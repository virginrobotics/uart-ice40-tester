==> flow/design.v <==
module shift_tx #(
    parameter FRAME_WIDTH = 10,
    parameter SHIFT_AMOUNT = 10    
) (
    input   wire                       baud_clk,
    input   wire                       send_en,
    input   wire   [FRAME_WIDTH-1:0]   data_frame,
    output  wire                       ftdi_tx,
    output  wire                       frame_sent
);
    reg [FRAME_WIDTH-1:0] tray = 10'b0;
    reg [5:0] shift_count = 0;
    reg ftdi_tx_gg = 0;
    assign ftdi_tx = ftdi_tx_gg;
    always @(posedge baud_clk) begin
        if (shift_count == SHIFT_AMOUNT-1) begin
            shift_count <= 0;
            tray        <= data_frame;
            ftdi_tx_gg  <= 1; 
        end else begin
            ftdi_tx_gg  <= tray[0];
            tray    <= tray >> 1; 
            shift_count <= shift_count + 1;
        end
    end
endmodule
* Step by step through the tools: shift_tx *
What the tools print for shift_tx, step after step.
Line numbers count from 1 in the design file above.
A cell with n/a has no value.

design
  top module = shift_tx
  clock input = baud_clk
  cell library = sky130hd
  library corner = tt_025C_1v80

* After elaboration *
Yosys after proc, flatten, opt, wreduce and memory -nomap, before mapping. Enables and synchronous resets that opt folds into registers are not counted as muxes. Memory bits, and registers merged into a memory's read port (data or address), are not among the register bits. Print and check cells are not counted. Equal cells are merged and count once.

storage and ports
  register bits after elaboration = 17
  word-level cells = 7
  bits of input ports = 12

cells by class
  muxes and demuxes = 1
  equal/unequal tests = 1
  $add $sub $neg = 1

operators with widths
  kind                                                            count
  9-bit 2-to-1 mux                                                1
  6-bit by 1-bit adder with 6-bit output with constant B          1
  6-bit by 4-bit equality test with 1-bit output with constant B  1

* Longest topological paths *
Yosys ltp: most cells in a row. Word level: on the elaborated netlist, between registers, memories and ports. Mapped: between sequential cells and ports; inverters and the memories' decode and read muxes count.

logic depth
  word-level depth = 2
  ABC_AREA = 0
  mapped depth = 6
  gate-level depth less buffers = 4

* Netlist *
Yosys stat after the flow's synthesis: flattened, memories mapped to cells. It holds for the ABC_AREA given above (unset counts as 0); a run with the other value may have another netlist.
The area totals of this step are shown rounded.

cells by type
  cell type                 count
  sky130_fd_sc_hd__dfxtp_1  17
  sky130_fd_sc_hd__mux2_4   4
  sky130_fd_sc_hd__mux2_2   5
  sky130_fd_sc_hd__ha_1     2
  sky130_fd_sc_hd__nor2_1   6
  sky130_fd_sc_hd__xnor2_1  2
  sky130_fd_sc_hd__xor2_1   2
  sky130_fd_sc_hd__buf_8    1
  sky130_fd_sc_hd__buf_6    1
  sky130_fd_sc_hd__and4b_1  1
  sky130_fd_sc_hd__nand3_1  2
  sky130_fd_sc_hd__buf_4    1
  sky130_fd_sc_hd__and2_1   1
  sky130_fd_sc_hd__or2_1    1
  sky130_fd_sc_hd__conb_1   1
  sky130_fd_sc_hd__inv_1    1
  sky130_fd_sc_hd__nand2_1  1

mapped netlist
  chip area (Yosys) = 620 um^2
  area of sequential cells = 340 um^2
  mapped flip-flops = 17
  standard cells after synthesis = 49

* Path before layout *
Path of least setup slack by OpenSTA after synthesis, without wires, with an ideal clock, recovery checks aside; 20% of the period is set as input and as output delay. Where synthesis merged equal registers, the netlist keeps one of their names.

timing path post-synthesis
  kind = reg-to-reg
  start point = register shift_count[1]
  end point = register tray[4]
  setup slack = 394 ps
  period = 1770 ps
  buffers on the path = 2
  path delay = 1376 ps
  arrival time = 1255 ps
  data required time = 1649 ps
  stages on the path = 7
  synthesis period reached = 1376 ps

"path delay" is the arrival time less input delay plus setup time.
"stages on the path": output pins that drive a net of the path, with the launching flip-flop's if there is one; two outputs of one cell count as two.
"synthesis period reached" = period - worst setup slack (recovery checks aside). The figure is calculated, with input and output delays left at 20% of the set period.
Between the ends stands the longest chain of elaborated cells between them, by number of cells; it is not shown to be the way that was timed. Of several equally long chains one is given.
Each line given opens the expression or statement behind the cell; cells for indexed reads and writes are added by Yosys, which also makes memories of some case tables.

on the way, post-synthesis
  path through = sky130_fd_sc_hd__dfxtp_1 > sky130_fd_sc_hd__inv_1 > sky130_fd_sc_hd__ha_1 > sky130_fd_sc_hd__and4b_1 > sky130_fd_sc_hd__buf_6 > sky130_fd_sc_hd__buf_8 > sky130_fd_sc_hd__mux2_4
  length of the longest elaborated chain = 2

RTL lines, path post-synthesis
  item                                            RTL line  text
  start, declared                                 12        reg [5:0] shift_count = 0;
  start, assigned                                 17        shift_count <= 0;
  start, assigned                                 23        shift_count <= shift_count + 1;
  6-bit by 4-bit equality test with 1-bit output  16        if (shift_count == SHIFT_AMOUNT-1) begin
  9-bit 2-to-1 mux                                16
  end, assigned                                   18        tray        <= data_frame;
  end, assigned                                   22        tray    <= tray >> 1;
  end, declared                                   11        reg [FRAME_WIDTH-1:0] tray = 10'b0;

* Path in the finished layout *
From the final timing report of stored run 1: the path of least setup slack in the routed layout; clock arrival at registers is part of the times.
The path's times are printed in steps of 10 ps; the period is the one set.

timing path post-layout
  kind = reg-to-reg
  start point = register shift_count[1]
  end point = register tray[5]
  period = 1500 ps
  setup slack = 170 ps
  data required time = 1670 ps
  stages on the path = 6
  arrival time = 1500 ps
  buffers on the path = 1

Between the ends stands the longest chain of elaborated cells between them, by number of cells; it is not shown to be the way that was timed. Of several equally long chains one is given.

on the way, post-layout
  path through = sky130_fd_sc_hd__dfxtp_2 > sky130_fd_sc_hd__inv_2 > sky130_fd_sc_hd__ha_4 > sky130_fd_sc_hd__and4b_2 > sky130_fd_sc_hd__buf_4 > sky130_fd_sc_hd__mux2_4
  length of the longest elaborated chain = 2

RTL lines, path post-layout
  item                                            RTL line  text
  start, declared                                 12        reg [5:0] shift_count = 0;
  start, assigned                                 17        shift_count <= 0;
  start, assigned                                 23        shift_count <= shift_count + 1;
  6-bit by 4-bit equality test with 1-bit output  16        if (shift_count == SHIFT_AMOUNT-1) begin
  9-bit 2-to-1 mux                                16
  end, assigned                                   18        tray        <= data_frame;
  end, assigned                                   22        tray    <= tray >> 1;
  end, declared                                   11        reg [FRAME_WIDTH-1:0] tray = 10'b0;

Subject: shift_tx on sky130hd, stored results

Hello all,

Measured results for shift_tx: 2 stored runs of the Yosys and OpenROAD flow on sky130hd. The settings differ; the order carries no meaning. The constraints put input and output delay at 20% of the set period each and load the outputs with 0.01 pF.
By "achieved clock period" is meant the clock period of the run minus its worst setup slack. This is arithmetic on one report: input and output delays are still those of the set period (20% each).
"worst setup path time" is the time allowed to the run's worst setup path (the clock period less input and output delay, where it has them) less its slack. Clock arrival times count: a late capture clock shortens it, a late launch clock lengthens it.
By "power" is meant OpenSTA's value without simulated activity: inputs other than the clock are taken to toggle once in ten clock periods, and the tool carries that through the logic.
"worst setup path time" is known to 10 ps.
Results are given in rounded form.

Stored run 1
==> flow/run.sh <==
#!/bin/bash
# the make line also repeats the synthesis and layout settings of config.mk as NAME=value (left out here)
make -C /OpenROAD-flow-scripts/flow DESIGN_CONFIG=/design/flow/config.mk WORK_HOME=/design/flow/orfs CLKGATE_MAP_FILE= finish
==> flow/config.mk <==
export PLATFORM = sky130hd
export DESIGN_NAME = shift_tx
export DESIGN_NICKNAME = shift_tx
export VERILOG_FILES = /design/flow/design.v
export SDC_FILE = /design/flow/constraint.sdc
export NUM_CORES = 4
export LEC_CHECK = 0
export CAP_MARGIN = 20
export CORE_MARGIN = 2
export CORE_UTILIZATION = 40
export SETUP_SLACK_MARGIN = 0.33
export SLEW_MARGIN = 20
==> flow/constraint.sdc <==
create_clock -name core_clock -period 1.5 [get_ports {baud_clk}]
set_input_delay 0.3000 -clock core_clock [delete_from_list [all_inputs] [get_ports {baud_clk}]]
set_output_delay 0.3000 -clock core_clock [all_outputs]
set_load 0.01 [all_outputs]

==> results of stored run 1 <==
chip area after synthesis (Yosys): 620 um^2
die area: 1900 um^2
standard-cell area of the final layout: 850 um^2
utilization: 58 %
worst setup slack after layout: 170 ps
total negative slack: 0 ps
worst hold slack: 420 ps
power: 0.71 mW
achieved clock period: 1327 ps
worst setup path time: 1330 ps
worst setup path kind: reg-to-reg

Stored run 2
==> flow/run.sh <==
#!/bin/bash
# the make line also repeats the synthesis and layout settings of config.mk as NAME=value (left out here)
make -C /OpenROAD-flow-scripts/flow DESIGN_CONFIG=/design/flow/config.mk WORK_HOME=/design/flow/orfs CLKGATE_MAP_FILE= finish
==> flow/config.mk <==
export PLATFORM = sky130hd
export DESIGN_NAME = shift_tx
export DESIGN_NICKNAME = shift_tx
export VERILOG_FILES = /design/flow/design.v
export SDC_FILE = /design/flow/constraint.sdc
export NUM_CORES = 4
export LEC_CHECK = 0
export CAP_MARGIN = 0
export CORE_MARGIN = 2
export CORE_UTILIZATION = 18
export CTS_CLUSTER_DIAMETER = 320
export CTS_CLUSTER_SIZE = 14
export GPL_TIMING_DRIVEN = 1
export MAX_ROUTING_LAYER = met4
export MIN_ROUTING_LAYER = met1
export PLACE_DENSITY_LB_ADDON = 0.13
export SLEW_MARGIN = 20
==> flow/constraint.sdc <==
create_clock -name core_clock -period 2.26 [get_ports {baud_clk}]
set_input_delay 0.4520 -clock core_clock [delete_from_list [all_inputs] [get_ports {baud_clk}]]
set_output_delay 0.4520 -clock core_clock [all_outputs]
set_load 0.01 [all_outputs]

==> results of stored run 2 <==
chip area after synthesis (Yosys): 620 um^2
die area: 3900 um^2
standard-cell area of the final layout: 790 um^2
utilization: 24 %
worst setup slack after layout: 690 ps
total negative slack: 0 ps
worst hold slack: 420 ps
power: 0.48 mW
achieved clock period: 1569 ps
worst setup path time: 1120 ps
worst setup path kind: reg-to-output

Thanks
